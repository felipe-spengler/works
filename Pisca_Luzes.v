==> flow/design.v <==
module Contador(
	input CLOCK_50,
	output [7:0]LEDG);
reg [32:0]cont;
reg state;
assign LEDG[0] = state;
always @(posedge CLOCK_50)
begin
	cont = cont + 1;
	if (cont == 50000000)begin
		case(state) 
			1: state = 0;
			0: state = 1;
		endcase
		cont <= 6'b0;
	end
end
endmodule
== Reports on Contador ==
Tool output for the design above, in the order of the flow.
Lines are those of the file above, counted from 1.
Cell names lack the library's common part.
The mark - stands for no value.

* Design top: Contador
* Clock input: CLOCK_50
* Standard-cell library: sky130hd
* Library corner: tt_025C_1v80

== Word level ==
Counts by Yosys on the flattened word-level netlist (proc, flatten, opt, wreduce; memories kept). Register bits leave out memories and registers merged into their read ports (data or address). Print and check cells are left out. Cells with the same type and inputs are merged into one.

* $add $sub $neg: 1
* Multiply operators: 0
* Div/mod/pow operators: 0
* Magnitude comparators: 0
* Equal/unequal tests: 1
* Shift operators: 0
* Mux-type cells: 1
* Bitwise operators: 1
* Reductions and logical operators: 0

{| class="wikitable"
|+ Operators by type and width
! operator !! count
|-
| 33-bit by 1-bit adder with 33-bit output (second input constant) || 1
|-
| 33-bit by 26-bit == test with 1-bit output (second input constant) || 1
|-
| 1-bit parallel mux with 2-bit select || 1
|-
| 1-bit NOT || 1
|}

* Register bits after elaboration: 34
* Bits in latches: 0
* RAM bits: 0
* ROM bits: 0
* Clocked read ports x word width: 0
* Memories: 0
* Output and inout port bits: 8
* Word-level cells: 6

== Logic depth ==
Longest topological path by Yosys (ltp), each cell counted once; first at word level (registers and memories cut), then after technology mapping (sequential cells cut; the memories' decode and read muxes count).

* Depth after elaboration: 2
* ABC_AREA: 0
* Gate-level depth with buffers: 10

== Mapped cells and area ==
Source: synth_stat.txt of the flow (Yosys; design flattened, memories mapped). It holds for the ABC_AREA given above (unset counts as 0); a run with the other value may have another netlist.

* Standard cells after synthesis: 213
* Cell area after synthesis: 1886.8 µm²
* Area of sequential cells: 690.7 µm²
* Flip-flop cells: 34

{| class="wikitable"
|+ Cells by type
! type !! count !! area in all (µm²)
|-
| dfxtp_1 || 33 || 660.634
|-
| xnor2_1 || 20 || 175.168
|-
| nand4_1 || 16 || 100.096
|-
| xor2_1 || 10 || 87.584
|-
| nor2_1 || 23 || 86.333
|-
| buf_4 || 9 || 67.565
|-
| nand2_1 || 15 || 56.304
|-
| nand3_1 || 11 || 55.053
|-
| and3_1 || 7 || 43.792
|-
| nor4_4 || 2 || 42.541
|-
| inv_1 || 11 || 41.29
|-
| nor3_1 || 7 || 35.034
|-
| nor4_1 || 5 || 31.28
|-
| edfxtp_1 || 1 || 30.029
|-
| ha_1 || 2 || 25.024
|-
| and4_1 || 2 || 17.517
|-
| nand3_4 || 1 || 17.517
|-
| nand4b_1 || 2 || 17.517
|}

Other cell types: 28; their cells: 36.

== Timing after synthesis ==
Path of least setup slack by OpenSTA after synthesis, without wires, with an ideal clock, recovery checks aside; 20% of the period is set as input and as output delay. Where synthesis merged equal registers, the netlist keeps one of their names.

* Kind: flip-flop to flip-flop
* From: register cont[0]
* To: register cont[15]
* Clock period: 2.82 ns
* Setup time: 0.123 ns
* Launch time at the first pin: 0.000 ns
* Arrival: 2.531 ns
* Required time: 2.697 ns
* Path slack: 0.167 ns
* Path delay: 2.654 ns
* Stages: 10
* Synthesis period reached: 2.653 ns

"path delay" is the arrival time less input delay plus setup time.
"stages" counts driving pins, that of a launching flip-flop among them; a cell with two outputs on the path counts twice.
"synthesis period reached" is the clock period less the worst setup slack; recovery checks do not enter. This is arithmetic on one report: input and output delays are still those of the set period (20% each).
The rows between start and end are the longest chain of elaborated cells between them; the timing report does not say that the signal goes this way. Where chains are equally long, one stands for them.
A line is the first line of the expression or statement that the cell stems from. Yosys adds cells for indexed reads and writes and turns some case tables into memories.

* Path through: dfxtp_1 ha_1 nand4_2 nor4_4 and4_1 mux2_2 a2bb2oi_1 nor4_4 buf_6 nor2_1
* Length of the longest elaborated chain: 2
* Elaborated cells between the ends (all ways): 2
* RTL lines with such cells: 2
* Those cells by class: 1 x add/sub; 1 x eq/ne

{| class="wikitable"
|+ RTL lines, path after synthesis
! element !! RTL line !! RTL
|-
| from (decl) || 4 || <nowiki>reg [32:0]cont;</nowiki>
|-
| from (assign) || 9 || <nowiki>cont = cont + 1;</nowiki>
|-
| from (assign) || 15 || <nowiki>cont <= 6'b0;</nowiki>
|-
| 33-bit by 1-bit adder with 33-bit output || 9 ||
|-
| 33-bit by 26-bit == test with 1-bit output || 10 || <nowiki>if (cont == 50000000)begin</nowiki>
|-
| to (assign) || 9 ||
|-
| to (assign) || 15 ||
|-
| to (decl) || 4 ||
|}

== Timing after layout ==
Path of least setup slack in the final report of run 2 (OpenROAD, finished layout, wires in). Where an end is a register, its clock arrival counts in the times.

* Kind: flip-flop to flip-flop
* From: register cont[0]
* To: register state
* Clock period: 3.1 ns
* Setup time: 0.34 ns
* Launch time at the first pin: 0.29 ns
* Arrival: 2.87 ns
* Required time: 3.06 ns
* Path slack: 0.19 ns
* Stages: 8

The rows between start and end are the longest chain of elaborated cells between them; the timing report does not say that the signal goes this way. Where chains are equally long, one stands for them.

* Path through: dfxtp_1 ha_1 nand4_2 nor4_4 and4_1 mux2_2 a2bb2oi_1 nor4_1
* Length of the longest elaborated chain: 2
* Elaborated cells between the ends (all ways): 2
* RTL lines with such cells: 2
* Those cells by class: 1 x add/sub; 1 x eq/ne

{| class="wikitable"
|+ RTL lines, path post-layout
! element !! RTL line !! RTL
|-
| from (decl) || 4 || <nowiki>reg [32:0]cont;</nowiki>
|-
| from (assign) || 9 || <nowiki>cont = cont + 1;</nowiki>
|-
| from (assign) || 15 || <nowiki>cont <= 6'b0;</nowiki>
|-
| 33-bit by 1-bit adder with 33-bit output || 9 ||
|-
| 33-bit by 26-bit == test with 1-bit output || 10 || <nowiki>if (cont == 50000000)begin</nowiki>
|-
| to (assign) || 12 || <nowiki>1: state = 0;</nowiki>
|-
| to (assign) || 13 || <nowiki>0: state = 1;</nowiki>
|-
| to (decl) || 5 || <nowiki>reg state;</nowiki>
|}

FLOW RESULTS
============

Settings and measured results of 2 stored flow runs for module Contador (sky130hd), not sorted in any way. The constraints put input and output delay at 20% of the set period each and load the outputs with 0.01 pF.
By "reached clock period" is meant the clock period of the run minus its worst setup slack. This is arithmetic on one report: input and output delays are still those of the set period (20% each).
"overall power" rests on the timing tool's default activity at the inputs, not on a simulated workload.

=== Run 1 ===
{| class="wikitable"
! Setting !! Value
|-
| period_ns || 2.93
|-
| CORE_UTILIZATION || 70
|-
| PLACE_DENSITY_LB_ADDON || 0.24
|-
| CORE_ASPECT_RATIO || 0.61
|-
| CORE_MARGIN || 9
|-
| CELL_PAD_IN_SITES_GLOBAL_PLACEMENT || 2
|-
| TNS_END_PERCENT || 10
|-
| ABC_AREA || 1
|-
| GPL_ROUTABILITY_DRIVEN || 1
|-
| CTS_CLUSTER_SIZE || 68
|-
| CTS_CLUSTER_DIAMETER || 216
|-
| MAX_ROUTING_LAYER || met5
|-
| CAP_MARGIN || 20
|-
| SLEW_MARGIN || 20
|}
Unfinished; error FLW-0024 in placement.

=== Run 2 ===
{| class="wikitable"
! Setting !! Value
|-
| period_ns || 3.1
|-
| SETUP_SLACK_MARGIN || -0.08
|-
| CAP_MARGIN || 20
|-
| CORE_MARGIN || 2
|-
| CORE_UTILIZATION || 40
|-
| SLEW_MARGIN || 20
|-
! Result !! Value
|-
| Chip area in the Yosys report || 1886.8 µm²
|-
| Sum of negative setup slack || 0.000 ns
|-
| Overall power || 0.7872 mW
|-
| Reached clock period || 2.912 ns
|-
| Standard-cell area of the final layout || 2008.2 µm²
|-
| Worst setup slack after layout || 0.188 ns
|-
| Area inside the die boundary || 5282.4 µm²
|}
